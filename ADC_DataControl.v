==> flow/design.v <==
module ADC_DataControl(	input clk_clk,  
								input reset_n,  
								output reg RFS,  
								output reg TFS,
								output reg SCLK,
								output reg [1:0] select_ch,  
								input SPI_IN,  
								output reg SPI_OUT,  
								output reg signed [10:0] SPI_CH0,  
								output reg signed [10:0] SPI_CH1, 
								output reg signed [10:0] SPI_CH2, 
								output reg signed [10:0] SPI_CH3);
reg [3:0] read_counter; 
reg [3:0] write_counter;
reg [15:0] output_signal;  
always @(select_ch)
begin
	case (select_ch)		
		2'b00: output_signal = 16'h6480;  
		2'b01: output_signal = 16'h6680;  
		2'b10: output_signal = 16'h6080;  
		2'b11: output_signal = 16'h6280;  
	endcase
end
reg [5:0] count;  
always@(posedge clk_clk)
begin
	if (~reset_n) 
	begin
		count <= 6'h00;
		RFS <= 1'b0;
		TFS <= 1'b1;
		SCLK <= 2'b00;
		select_ch <= 1'b0;
	end	
	else
	begin
		if (count == 0) 
		begin
			RFS <= 1'b1; 
			TFS <= 1'b0;
			SCLK <=1'b1;
		end
		else if (count == 11) RFS<= 1'b0;
		if (count == 12)
		begin
			SCLK <=0;
			count <=6'h00;
			TFS <= 1'b1;
			RFS <= 1'b0;
			select_ch <= select_ch+1'b1;
		end
		else count<= count+1'b1;
	end
end
reg [15:0]SPI_IN_signal;
always@(posedge clk_clk)
begin
	if (~reset_n)
	begin
		SPI_IN_signal <= 10'h000;
		SPI_CH0 <= 10'h000;
		SPI_CH1 <= 10'h000;
		SPI_CH2 <= 10'h000;
		SPI_CH3 <= 10'h000;
	end
	else 
	begin
		if (RFS&&SCLK)
		begin
			case(read_counter)
				0: SPI_IN_signal[15] <= SPI_IN;
				1: SPI_IN_signal[14] <= SPI_IN;
				2: SPI_IN_signal[13] <= SPI_IN;
				3: SPI_IN_signal[12] <= SPI_IN;
				4: SPI_IN_signal[11] <= SPI_IN;
				5: SPI_IN_signal[10] <= SPI_IN;
				6: SPI_IN_signal[9] <= SPI_IN;
				7: SPI_IN_signal[8] <= SPI_IN;
				8: SPI_IN_signal[7] <= SPI_IN;
				9: SPI_IN_signal[6] <= SPI_IN;
				10: 
				begin
					SPI_IN_signal[5] <= SPI_IN;
					case (select_ch)
						2'b00: SPI_CH0 <= {1'b0,SPI_IN_signal[15:6]};
						2'b01: SPI_CH1 <= {1'b0,SPI_IN_signal[15:6]};
						2'b10: SPI_CH2 <= {1'b0,SPI_IN_signal[15:6]};
						2'b11: SPI_CH3 <= {1'b0,SPI_IN_signal[15:6]};
					endcase
				end
				11: SPI_IN_signal[4] <= SPI_IN;
				12: SPI_IN_signal[3] <= SPI_IN;
				13: SPI_IN_signal[2] <= SPI_IN;
				14: SPI_IN_signal[1] <= SPI_IN;
				15: SPI_IN_signal[0] <= SPI_IN;					
			endcase
			read_counter <= read_counter+1'b1;
		end	
		else read_counter<= 4'b0000;
	end	
end
always@(negedge clk_clk)
begin
if (~reset_n)
	begin
		write_counter<= 4'b0000;
	end
	else  
	begin
		if (~TFS&&SCLK)
		begin
			case (write_counter)
				0: SPI_OUT <= output_signal[15];
				1: SPI_OUT <= output_signal[14];			
				2: SPI_OUT <= output_signal[13];
				3: SPI_OUT <= output_signal[12];
				4: SPI_OUT <= output_signal[11];			
				5: SPI_OUT <= output_signal[10];
				6: SPI_OUT <= output_signal[9];
				7: SPI_OUT <= output_signal[8];			
				8: SPI_OUT <= output_signal[7];
				9: SPI_OUT <= output_signal[6];
				10: SPI_OUT <= output_signal[5];
				11: SPI_OUT <= output_signal[4];
				12: SPI_OUT <= output_signal[3];
				13: SPI_OUT <= output_signal[2];
				14: SPI_OUT <= output_signal[1];
				15: SPI_OUT <= output_signal[0];
				default: SPI_OUT <= 1'b0;	
			endcase		
			write_counter <= write_counter+1;		
		end
		else write_counter<= 4'b0000;		
	end
end
endmodule
# Tool chain data of ADC_DataControl
# What the tools print for ADC_DataControl, step after step.
# Lines are those of the file above, counted from 1.
# Cell names lack the library's common part.
# A cell with -- has no value.
dict set report setup {
  top {ADC_DataControl}
  clock {clk_clk}
  cell_library {sky130hd}
  pvt_corner {tt_025C_1v80}
}

# After elaboration
# Yosys after proc, flatten, opt, wreduce and memory -nomap, before mapping. Memory bits, and registers merged into a memory's read port (data or address), are not among the register bits. Print and check cells are not counted. Equal cells are merged and count once.
dict set report bits {
  regBits 70
}
dict set report classes {
  n_addsub 4
  eq_ne 30
  mux 4
  logic 2
  n_reduce_logical 23
}
# cell count
set op_table {}
lappend op_table {{parallel mux 16 bit (select 4 bit)} 1}
lappend op_table {{equality test 4 bit with constant B} 11}
lappend op_table {{equality test 4 x 3 -> 1 bit with constant B} 8}
lappend op_table {{AND reduction 2 bit} 11}
lappend op_table {{equality test 4 x 2 -> 1 bit with constant B} 4}
lappend op_table {{parallel mux 1 bit (select 16 bit)} 1}
lappend op_table {{AND reduction 3 bit} 4}
lappend op_table {{equality test 6 x 4 -> 1 bit with constant B} 2}
lappend op_table {{adder 4 x 1 -> 4 bit with constant B} 2}
lappend op_table {{equality test 4 x 1 -> 1 bit with constant B} 2}
lappend op_table {{logical NOT 4 bit} 2}
lappend op_table {{adder 6 x 1 -> 6 bit with constant B} 1}
lappend op_table {{logical NOT 6 bit} 1}
lappend op_table {{equality test 2 bit with constant B} 2}
lappend op_table {{logical AND 1 bit} 2}
lappend op_table {{inverter 1 bit} 2}
lappend op_table {{adder 2 x 1 -> 2 bit with constant B} 1}
lappend op_table {{equality test 2 x 1 -> 1 bit with constant B} 1}
lappend op_table {{logical NOT 2 bit} 1}
lappend op_table {{nonzero test 2 bit} 1}
lappend op_table {{OR reduction 2 bit} 1}
lappend op_table {{2-to-1 mux 1 bit} 2}

# Longest topological paths
# Depth = most cells in a row (Yosys ltp): at word level without a register or memory, in the mapped netlist without a sequential cell, where the memories' decode and read muxes count.
dict set report depth {
  ltp_word 3
  ABC_AREA 0
  ltp_mapped 5
  mapped_depth_nobuf 5
}

# Synthesis result
# The flow's flattened synthesis, as Yosys stat reports it; memories are mapped. The netlist is that of the ABC_AREA named above (0 if unset); the other value can give another one.
# Totals and module areas in this step are rounded.
# cell_type count type_area_um2
set types {}
lappend types {dfxtp_1 65 1.3E+03}
lappend types {mux2i_1 46 460.442}
lappend types {nand2_1 59 221.462}
lappend types {ha_1 15 187.68}
lappend types {edfxtp_1 5 150.144}
lappend types {inv_1 20 75.072}
lappend types {buf_4 8 60.058}
lappend types {a21oi_1 10 50.048}
lappend types {nand3_1 9 45.043}
lappend types {nor2_1 11 41.29}
lappend types {o21ai_0 7 35.034}
lappend types {xnor2_1 4 35.034}
lappend types {and3_1 5 31.28}
lappend types {xor2_1 3 26.275}
lappend types {and4b_1 2 20.019}
lappend types {clkbuf_1 5 18.768}
lappend types {nand3b_1 2 15.014}
lappend types {and4bb_2 1 12.512}
# Other cell types: 14; their cells: 15.
dict set report mapped {
  cells 292
  mapped_area_mm2 0.0029
  flip_flops 70
  buf_cells 14
}

Subject: flow runs of ADC_DataControl

Hi,

module ADC_DataControl, platform sky130hd, 2 stored runs of the flow under differing settings, order arbitrary. Input and output delays are each 20% of the period that was set; the output load is 0.01 pF.

# run 1
==> flow/run.sh <==
#!/bin/bash
# the make line also repeats the synthesis and layout settings of config.mk as NAME=value (left out here)
make -C /OpenROAD-flow-scripts/flow DESIGN_CONFIG=/design/flow/config.mk WORK_HOME=/design/flow/orfs CLKGATE_MAP_FILE= finish
==> flow/config.mk <==
export PLATFORM = sky130hd
export DESIGN_NAME = ADC_DataControl
export DESIGN_NICKNAME = ADC_DataControl
export VERILOG_FILES = /design/flow/design.v
export SDC_FILE = /design/flow/constraint.sdc
export NUM_CORES = 4
export LEC_CHECK = 0
export ABC_AREA = 0
export CAP_MARGIN = 15
export CELL_PAD_IN_SITES_DETAIL_PLACEMENT = 1
export CELL_PAD_IN_SITES_GLOBAL_PLACEMENT = 3
export CORE_MARGIN = 2
export CORE_UTILIZATION = 71
export CTS_CLUSTER_DIAMETER = 329
export GPL_ROUTABILITY_DRIVEN = 0
export GPL_TIMING_DRIVEN = 1
export MAX_ROUTING_LAYER = met4
export MIN_ROUTING_LAYER = met1
export PLACE_DENSITY_LB_ADDON = 0.27
export SLEW_MARGIN = 20
==> flow/constraint.sdc <==
create_clock -name core_clock -period 2.33 [get_ports {clk_clk}]
set_input_delay 0.4660 -clock core_clock [delete_from_list [all_inputs] [get_ports {clk_clk}]]
set_output_delay 0.4660 -clock core_clock [all_outputs]
set_load 0.01 [all_outputs]

==> run 1: results <==
outcome="no results, placement failed with FLW-0024"

# run 2
==> flow/run.sh <==
#!/bin/bash
# the make line also repeats the synthesis and layout settings of config.mk as NAME=value (left out here)
make -C /OpenROAD-flow-scripts/flow DESIGN_CONFIG=/design/flow/config.mk WORK_HOME=/design/flow/orfs CLKGATE_MAP_FILE= finish
==> flow/config.mk <==
export PLATFORM = sky130hd
export DESIGN_NAME = ADC_DataControl
export DESIGN_NICKNAME = ADC_DataControl
export VERILOG_FILES = /design/flow/design.v
export SDC_FILE = /design/flow/constraint.sdc
export NUM_CORES = 4
export LEC_CHECK = 0
export ABC_AREA = 1
export CAP_MARGIN = 20
export CELL_PAD_IN_SITES_DETAIL_PLACEMENT = 2
export CORE_MARGIN = 2
export CORE_UTILIZATION = 72
export CTS_CLUSTER_DIAMETER = 285
export MAX_ROUTING_LAYER = met4
export SLEW_MARGIN = 20
==> flow/constraint.sdc <==
create_clock -name core_clock -period 3.68 [get_ports {clk_clk}]
set_input_delay 0.7360 -clock core_clock [delete_from_list [all_inputs] [get_ports {clk_clk}]]
set_output_delay 0.7360 -clock core_clock [all_outputs]
set_load 0.01 [all_outputs]

==> run 2: results <==
outcome="no results, placement failed with DPL-0033"

Regards
