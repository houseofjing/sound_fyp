==> flow/design.v <==
module clk_ADC(input 		clk_clk, 
					output reg 	SCLK,   
					input			reset_n, 
					output reg	tempclock);  
reg  [7:0] CEcount;
reg [2:0] four_cycles;	
wire CE_SCLK = (CEcount==8'd11);  
always @(posedge clk_clk)
begin
	if (~reset_n)
	begin
		CEcount <= 8'h00;
		SCLK<=1'b0;
		four_cycles <= 8'h00;
		tempclock <= 0;
	end
	else
	begin
		if (CE_SCLK) 
		begin
			SCLK <= SCLK+1'b1;
			four_cycles <= four_cycles+1'b1;
			CEcount <= 8'h00;
			if (four_cycles == 3'b110) tempclock <= 1;
			else tempclock <= 0;
		end
		else CEcount<=CEcount+1'b1;
	end	
end
endmodule
# Step by step through the tools: clk_ADC
# The steps from the RTL of clk_ADC to its reports follow in flow order.
# Lines are those of the file above, counted from 1.
# Operators: Yosys type, input widths -> output width; for muxes data width and select width s.
# Cell names lack the library's common part.
# A cell with -- has no value.
# inputs
design	clk_ADC
clock	clk_clk
cell_library	sky130hd
pvt_corner	tt_025C_1v80

# Elaborated design
# Counts by Yosys on the flattened word-level netlist (proc, flatten, opt, wreduce; memories kept). Register bits leave out memories and registers merged into their read ports (data or address); mux counts leave out enables and synchronous resets folded into registers. Print and check cells are left out. Cells with the same type and inputs are merged into one.
# bits
register_bits	13
clocked_rd_ports_x_width	0
output_inout_bits	2
mem_bits_rw	0
rom_bits	0
n_memories	0
word_cells	12
latchBits	0
inputBits	2
# op_classes
n_mul	0
n_mux	1
eq_ne	2
addsub	3
n_cmp	0
shift	0
reduce_logical	1
logic	1
n_div	0
# op_table
cell	n
$add 8x1->8 const B	1
$eq 8x4->1 const B	1
$add 3x1->3 const B	1
$eq 3x3->1 const B	1
$reduce_or 2->1	1
$add 1x1->1 const B	1
$not 1->1	1
$mux 1	1

# Depth
# Depth = most cells in a row (Yosys ltp): at word level without a register or memory, in the mapped netlist without a sequential cell, where the memories' decode and read muxes count.
# logic_depth
ltp_word	2
ABC_AREA	0
ltp_mapped	4
ltp_nobuf	4

# Mapped cells and area
# The flow's flattened synthesis, as Yosys stat reports it; memories are mapped. The netlist is that of the ABC_AREA named above (0 if unset); the other value can give another one.
# Totals and module areas in this step are rounded.
# synth_totals
ffs	13
stdcells	67
sequential_area_um2	260
buf_cells	1
synth_area_um2	590
# by_type
type	n	area_total_um2
dfxtp_1	13	260.25
mux2i_1	4	40.038
ha_1	3	37.536
a21oi_1	5	25.024
o21ai_0	5	25.024
inv_1	6	22.522
nand2_1	6	22.522
nand3_1	4	20.019
nor2_1	5	18.768
or3_1	3	18.768
or4b_4	1	13.763
nand2b_1	2	12.512
and3b_1	1	8.758
o311ai_0	1	8.758
or3b_1	1	8.758
xnor2_1	1	8.758
xor2_1	1	8.758
a21boi_0	1	7.507
# Other cell types: 4; their cells: 4.

# Path before layout
# Path of least setup slack by OpenSTA after synthesis, without wires, with an ideal clock, recovery checks aside; 20% of the period is set as input and as output delay. Where synthesis merged equal registers, the netlist keeps one of their names.
# synth_timing
path_type	register to register
startpoint	register CEcount[0]
endpoint	register four_cycles[2]
tclk_ns	2.77
driving_pins	5
t_required_ns	2.700
setup_slack_ns	1.116
launch_ns	0.000
path_buffers	0
path_delay_ns	1.654
arrival_time_ns	1.584
period_less_setup_slack_ns	1.654
# "path_delay_ns" = arrival - input delay + setup time.
# "driving_pins": output pins that drive a net of the path, with the launching flip-flop's if there is one; two outputs of one cell count as two.
# "period_less_setup_slack_ns" = period - worst setup slack (recovery checks aside). The figure is calculated, with input and output delays left at 20% of the set period.
# Between the ends stands the longest chain of elaborated cells between them, by number of cells; it is not shown to be the way that was timed. Of several equally long chains one is given.
# A line is the first line of the expression or statement that the cell stems from. Yosys adds cells for indexed reads and writes and turns some case tables into memories.
# At most two assigning lines are given for a register; there are more.
# synth_via
cell_sequence	dfxtp_1 -> ha_1 -> or3b_1 -> or4_1 -> a21oi_1
elab_chain_len	1
cone_cells	1
cone_lines	1
cone_classes	eq/ne: 1
# synth_lines
element	line_no	text
start: declaration	5	reg  [7:0] CEcount;
start: assignment	12	CEcount <= 8'h00;
start: assignment	27	else CEcount<=CEcount+1'b1;
$eq 8x4->1	7	wire CE_SCLK = (CEcount==8'd11);
end: assignment	14	four_cycles <= 8'h00;
end: assignment	22	four_cycles <= four_cycles+1'b1;
end: declaration	6	reg [2:0] four_cycles;

# Worst path after layout
# From the final timing report of flow run 1: the path of least setup slack in the routed layout; clock arrival at registers is part of the times.
# layout_timing
path_type	register to register
startpoint	register CEcount[1]
endpoint	register four_cycles[2]
t_required_ns	2.07
driving_pins	5
launch_ns	0.28
arrival_time_ns	1.95
setup_slack_ns	0.13
path_buffers	0
tclk_ns	1.86
# Between the ends stands the longest chain of elaborated cells between them, by number of cells; it is not shown to be the way that was timed. Of several equally long chains one is given.
# At most two assigning lines are given for a register; there are more.
# layout_via
cell_sequence	dfxtp_1 -> ha_2 -> or3b_1 -> or4_1 -> a21oi_1
elab_chain_len	1
cone_cells	1
cone_lines	1
cone_classes	eq/ne: 1
# layout_lines
element	line_no	text
start: declaration	5	reg  [7:0] CEcount;
start: assignment	12	CEcount <= 8'h00;
start: assignment	27	else CEcount<=CEcount+1'b1;
$eq 8x4->1	7	wire CE_SCLK = (CEcount==8'd11);
end: assignment	14	four_cycles <= 8'h00;
end: assignment	22	four_cycles <= four_cycles+1'b1;
end: declaration	6	reg [2:0] four_cycles;

# Below are 2 stored runs of the flow (Yosys, OpenROAD; platform sky130hd) on clk_ADC, each with its settings and what was measured, unordered. Constraints: input delay and output delay 20% of the set period each, output load 0.01 pF.
# "timing.achieved_period_ns" means the clock period less the worst setup slack. The figure is calculated, with input and output delays left at 20% of the set period.
# "worst_path_ns" = time allowed to the worst setup path (clock period - input delay - output delay, where it has them) - its slack; a late launch clock adds to it, a late capture clock takes from it.
# "design_power_mw" rests on the timing tool's default activity at the inputs, not on a simulated workload.
# Values from the reports are rounded here.
# Among the settings, n/a means not set for that run.
run	period_ns	CORE_UTILIZATION	CAP_MARGIN	CORE_MARGIN	SLEW_MARGIN	PLACE_DENSITY_LB_ADDON	HOLD_SLACK_MARGIN	CELL_PAD_IN_SITES_GLOBAL_PLACEMENT	GPL_ROUTABILITY_DRIVEN	MIN_ROUTING_LAYER	timing.achieved_period_ns	fin_ws_ns	worst_path_ns	worst_setup_path_type	stdcell_area_um2	hold_ws_ns	dieArea_um2	synthArea_um2	design_power_mw	tns_ns	layout_utilization_frac
flow run 1	1.86	18	20	2	20	n/a	n/a	n/a	n/a	n/a	1.733	0.13	1.73	register to register	730	0.46	3800	590	0.50	0.000	0.23
flow run 2	1.35	27	20	2	0	0.09	0.2	3	1	met2	1.501	-0.15	1.50	register to register	820	0.46	2600	590	0.72	-0.84	0.41
